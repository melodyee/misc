==> flow/design.v <==
`timescale 1ns / 10ps
module rs(reset,clock,issuebus,resbus,out);
	input reset;
	input clock;
	input [99:0] issuebus;
	input [40:0] resbus;
	output [80:0] out;
	reg [1:0] rs_valid;
	reg [7:0] rs_op[1:0];
	reg [7:0] rs_qj[1:0];
	reg [7:0] rs_qk[1:0];
	reg [1:0] rs_rj;  
	reg [1:0] rs_rk;
	reg [31:0] rs_vj[1:0];
	reg [31:0] rs_vk[1:0];
	reg [7:0] rs_dest[1:0];
	wire issue_valid;
	wire issue_rj,issue_rk;
	wire [7:0]issue_op;
	wire [7:0]issue_qj;
	wire [7:0]issue_qk;
	wire [31:0] issue_vj;
	wire [31:0] issue_vk;
	wire res_valid;
	wire [7:0]res_dest;
	wire [31:0] res_value;
	wire out_valid;
	wire [7:0] out_dest;
	wire [7:0] out_op;
	wire [31:0] out_vj;
	wire [31:0] out_vk;
	assign issue_valid= issuebus[98];
	assign issue_op   = issuebus[97:90];
	assign issue_dest = issuebus[89:82];
	assign issue_rj   = issuebus[81];
	assign issue_rk   = issuebus[80];
	assign issue_qj   = issuebus[79:72];
	assign issue_qk   = issuebus[71:64];
	assign issue_vj   = issuebus[63:32];
	assign issue_vk   = issuebus[31:0];
	assign res_valid  = resbus[40];
	assign res_dest   = resbus[39:32];
	assign res_value  = resbus[31:0];
	assign out[80]    = out_valid;
	assign out[79:72] = out_op;
	assign out[71:64] = out_dest;
	assign out[63:32] = out_vj;
	assign out[31:0]  = out_vk;
	wire zeroOwnsOut, oneOwnsOut;
	assign zeroOwnsOut = rs_valid[0] & rs_rj[0] & rs_rk[0];
	assign oneOwnsOut = rs_valid[1] & rs_rj[1] & rs_rk[1];
	assign out_valid = zeroOwnsOut | oneOwnsOut;
	assign out_op = zeroOwnsOut?rs_op[0]:rs_op[1];
	assign out_dest = zeroOwnsOut?rs_dest[0]:rs_dest[1];
	assign out_vj = zeroOwnsOut?rs_vj[0]:rs_vj[1];
	assign out_vk = zeroOwnsOut?rs_vk[0]:rs_vk[1];
	always @(posedge clock) begin
		if (reset) begin
			rs_valid <= 2'b0;
		end else begin
			if (issue_valid) begin
				if (~rs_valid[0]) begin
					rs_valid[0] <= 1'b1;
					rs_op[0] <= issue_op;
					rs_dest[0] <= issue_dest;
					rs_rj[0] <= issue_rj;
					rs_rk[0] <= issue_rk;
					rs_qj[0] <= issue_qj;
					rs_qk[0] <= issue_qk;
					rs_vj[0] <= issue_vj;
					rs_vk[0] <= issue_vk;
				end else if (~rs_valid[1]) begin
					rs_valid[1] <= 1'b1;
					rs_op[1] <= issue_op;
					rs_dest[1] <= issue_dest;
					rs_rj[1] <= issue_rj;
					rs_rk[1] <= issue_rk;
					rs_qj[1] <= issue_qj;
					rs_qk[1] <= issue_qk;
					rs_vj[1] <= issue_vj;
					rs_vk[1] <= issue_vk;  
				end  
			end  
			if (res_valid) begin
				if (rs_valid[0]) begin
					if (~rs_rj[0] & res_dest==rs_qj[0]) begin
						rs_vj[0] <= res_value;
						rs_rj[0] <= 1'b1;
					end
					if (~rs_rk[0] & res_dest==rs_qk[0]) begin
						rs_vk[0] <= res_value;
						rs_rk[0] <= 1'b1;
					end
				end
				if (rs_valid[1]) begin
					if (~rs_rj[1] & res_dest==rs_qj[1]) begin
						rs_vj[1] <= res_value;
						rs_rj[1] <= 1'b1;
					end
					if (~rs_rk[1] & res_dest==rs_qk[1]) begin
						rs_vk[1] <= res_value;
						rs_rk[1] <= 1'b1;
					end
				end
			end  
		end  
	end
endmodule
==> Tool chain data of rs <==
The steps from the RTL of rs to its reports follow in flow order.
Line numbers count from 1 in the design file above.
Cell names lack the library's common part.
{ "inputs": {"design": "rs", "clock": "clock", "lib": "sky130hd", "pvt_corner": "tt_025C_1v80"} }

==> Word-level counts <==
Counts by Yosys on the flattened word-level netlist (proc, flatten, opt, wreduce). Print and check cells are left out. Cells with the same type and inputs are merged into one.
{ "bits": {"regBits": 184, "in_bits": 143, "word_cells": 89} }
{ "op_classes": {"eq_ne": 4, "muxes": 48, "bitwise": 16, "reduce_logical": 3} }
{ "op_table": {"columns": ["operator", "n"], "rows": [
  ["32-bit 2-to-1 mux", 24],
  ["8-bit == test", 4],
  ["1-bit 2-to-1 mux", 23],
  ["1-bit AND", 8],
  ["8-bit 2-to-1 mux", 1],
  ["1-bit inverter", 7],
  ["4-bit AND reduction", 1],
  ["3-bit AND reduction", 1],
  ["2-bit AND reduction", 1],
  ["1-bit OR", 1]
]} }

==> Logic depth <==
Yosys ltp: most cells in a row. Word level: on the elaborated netlist, between registers, memories and ports. Mapped: between sequential cells and ports; inverters and the memories' decode and read muxes count.
{ "depth": {"word_depth": 6, "abc_area": 0, "ltp_mapped": 5} }

==> Synthesis result <==
The flow's flattened synthesis, as Yosys stat reports it; memories are mapped. The netlist is that of the ABC_AREA named above (0 if unset); the other value can give another one.
{ "by_type": {"columns": ["cell", "n", "area_total_um2"], "rows": [
  ["edfxtp_1", 182, 5.47E+03],
  ["mux2_2", 230, 2.59E+03],
  ["mux2_4", 99, 1.49E+03],
  ["xor2_1", 32, 280.269],
  ["buf_6", 12, 135.13],
  ["buf_2", 16, 80.077],
  ["buf_4", 9, 67.565],
  ["nor4_2", 4, 50.048],
  ["dfxtp_1", 2, 40.038],
  ["mux2i_1", 4, 40.038],
  ["nand3_2", 4, 40.038],
  ["nor3_1", 8, 40.038],
  ["nand2_1", 7, 26.275],
  ["nor2_1", 5, 18.768],
  ["clkbuf_1", 4, 15.014],
  ["nand3_1", 2, 10.01],
  ["buf_1", 2, 7.507],
  ["nand3b_1", 1, 7.507]
]} }
Not listed: further types 4, cells in them 4.
{ "mapped": {"cell_count": 627, "area_um2": 10418.7, "seq_area_um2": 5505.3, "ff_cells": 184, "buf_cells": 43} }

==> Path before layout <==
Path of least setup slack by OpenSTA after synthesis, without wires, with an ideal clock, recovery checks aside; 20% of the period is set as input and as output delay. Where synthesis merged equal registers, the netlist keeps one of their names.
{ "synth_path": {"kind": "input port to flip-flop", "from": "in reset", "to": "reg rs_rj[0]", "tclk_ns": 5.13, "in_delay_ns": 1.026, "launch_ns": 1.026, "arrival_time_ns": 3.575, "t_required_ns": 4.646, "slack_ns": 1.071, "delay_ns": 3.033, "path_stages": 1, "path_buffers": 0, "period_less_setup_slack_ns": 4.059} }
"delay_ns" = arrival - input delay + setup time.
"path_stages": output pins that drive a net of the path, with the launching flip-flop's if there is one; two outputs of one cell count as two.
"period_less_setup_slack_ns" = period - worst setup slack (recovery checks aside). The figure is calculated, with input and output delays left at 20% of the set period.
{ "synth_via": {"path_cell_list": "inv_1", "elab_chain_len": 0, "cone_cells": 0, "lines_between": 0} }
{ "synth_rtl": {"columns": ["element", "line", "source"], "rows": [
  ["start: declaration", 3, "input reset;"],
  ["end: assignment", 66, "rs_rj[0] <= issue_rj;"],
  ["end: assignment", 88, "rs_rj[0] <= 1'b1;"],
  ["end: declaration", 12, "reg [1:0] rs_rj;"]
]} }

==> Path in the finished layout <==
From the final timing report of run 2: the path of least setup slack in the routed layout; clock arrival at registers is part of the times.
{ "layout_path": {"kind": "flip-flop to output port", "from": "reg rs_rk[0]", "to": "out out[0]", "tclk_ns": 4.09, "launch_ns": 0.43, "arrival_time_ns": 2.48, "t_required_ns": 3.27, "slack_ns": 0.80, "path_stages": 5, "path_buffers": 2} }
The rows between start and end are the longest chain of elaborated cells between them; the timing report does not say that the signal goes this way. Where chains are equally long, one stands for them.
A line is the first line of the expression or statement that the cell stems from. Yosys adds cells for indexed reads and writes and turns some case tables into memories.
{ "layout_via": {"path_cell_list": "edfxtp_1 nand3_4 buf_4 mux2_2 clkdlybuf4s50_1", "elab_chain_len": 2, "cone_cells": 2, "lines_between": 2, "classes_between": "mux: 1; logic: 1"} }
{ "layout_rtl": {"columns": ["element", "line", "source"], "rows": [
  ["start: declaration", 13, "reg [1:0] rs_rk;"],
  ["start: assignment", 67, "rs_rk[0] <= issue_rk;"],
  ["start: assignment", 92, "rs_rk[0] <= 1'b1;"],
  ["1-bit AND", 50, "assign zeroOwnsOut = rs_valid[0] & rs_rj[0] & rs_rk[0];"],
  ["32-bit 2-to-1 mux", 56, "assign out_vk = zeroOwnsOut?rs_vk[0]:rs_vk[1];"],
  ["end: declaration", 7, "output [80:0] out;"]
]} }

Add stored flow runs of rs

Measured results for rs: 2 stored runs of the Yosys and OpenROAD flow on sky130hd. The settings differ; the order carries no meaning. The constraints put input and output delay at 20% of the set period each and load the outputs with 0.01 pF.
"achieved clock period (ns)" = clock period - worst setup slack. The figure is calculated, with input and output delays left at 20% of the set period.
"worst setup path time (ns)": the worst setup path's part of the clock period (all of it between registers, 20% less for each end at a port) less its slack. A launch clock that arrives late makes it longer, a capture clock that arrives late makes it shorter.
"finish__power__total": no workload was simulated; the value follows from the tool's default switching activity.

settings of run 1
{
  "period_ns": 6.7,
  "CORE_UTILIZATION": 71,
  "SETUP_SLACK_MARGIN": 1.47,
  "PLACE_DENSITY_LB_ADDON": 0.15,
  "CORE_ASPECT_RATIO": 0.7,
  "CORE_MARGIN": 9,
  "CELL_PAD_IN_SITES_DETAIL_PLACEMENT": 1,
  "ABC_AREA": 1,
  "MAX_ROUTING_LAYER": "met5",
  "CAP_MARGIN": 20,
  "SLEW_MARGIN": 20
}
report of run 1: did not finish, place, DPL-0033

settings of run 2
{
  "period_ns": 4.09,
  "CORE_UTILIZATION": 43,
  "CAP_MARGIN": 20,
  "CORE_MARGIN": 2,
  "SLEW_MARGIN": 20
}
report of run 2
yosys chip area after synthesis (um^2): 10418.7
finish__design__die__area: 25491.3
finish__design__instance__area__stdcell: 13400.4
finish__design__instance__utilization: 0.5675
finish__timing__setup__ws: 0.796
finish__timing__setup__tns: 0.000
finish__timing__hold__ws: 0.550
finish__power__total: 4.780e-03
achieved clock period (ns): 3.294
worst setup path time (ns): 2.48
worst setup path kind: flip-flop to output port
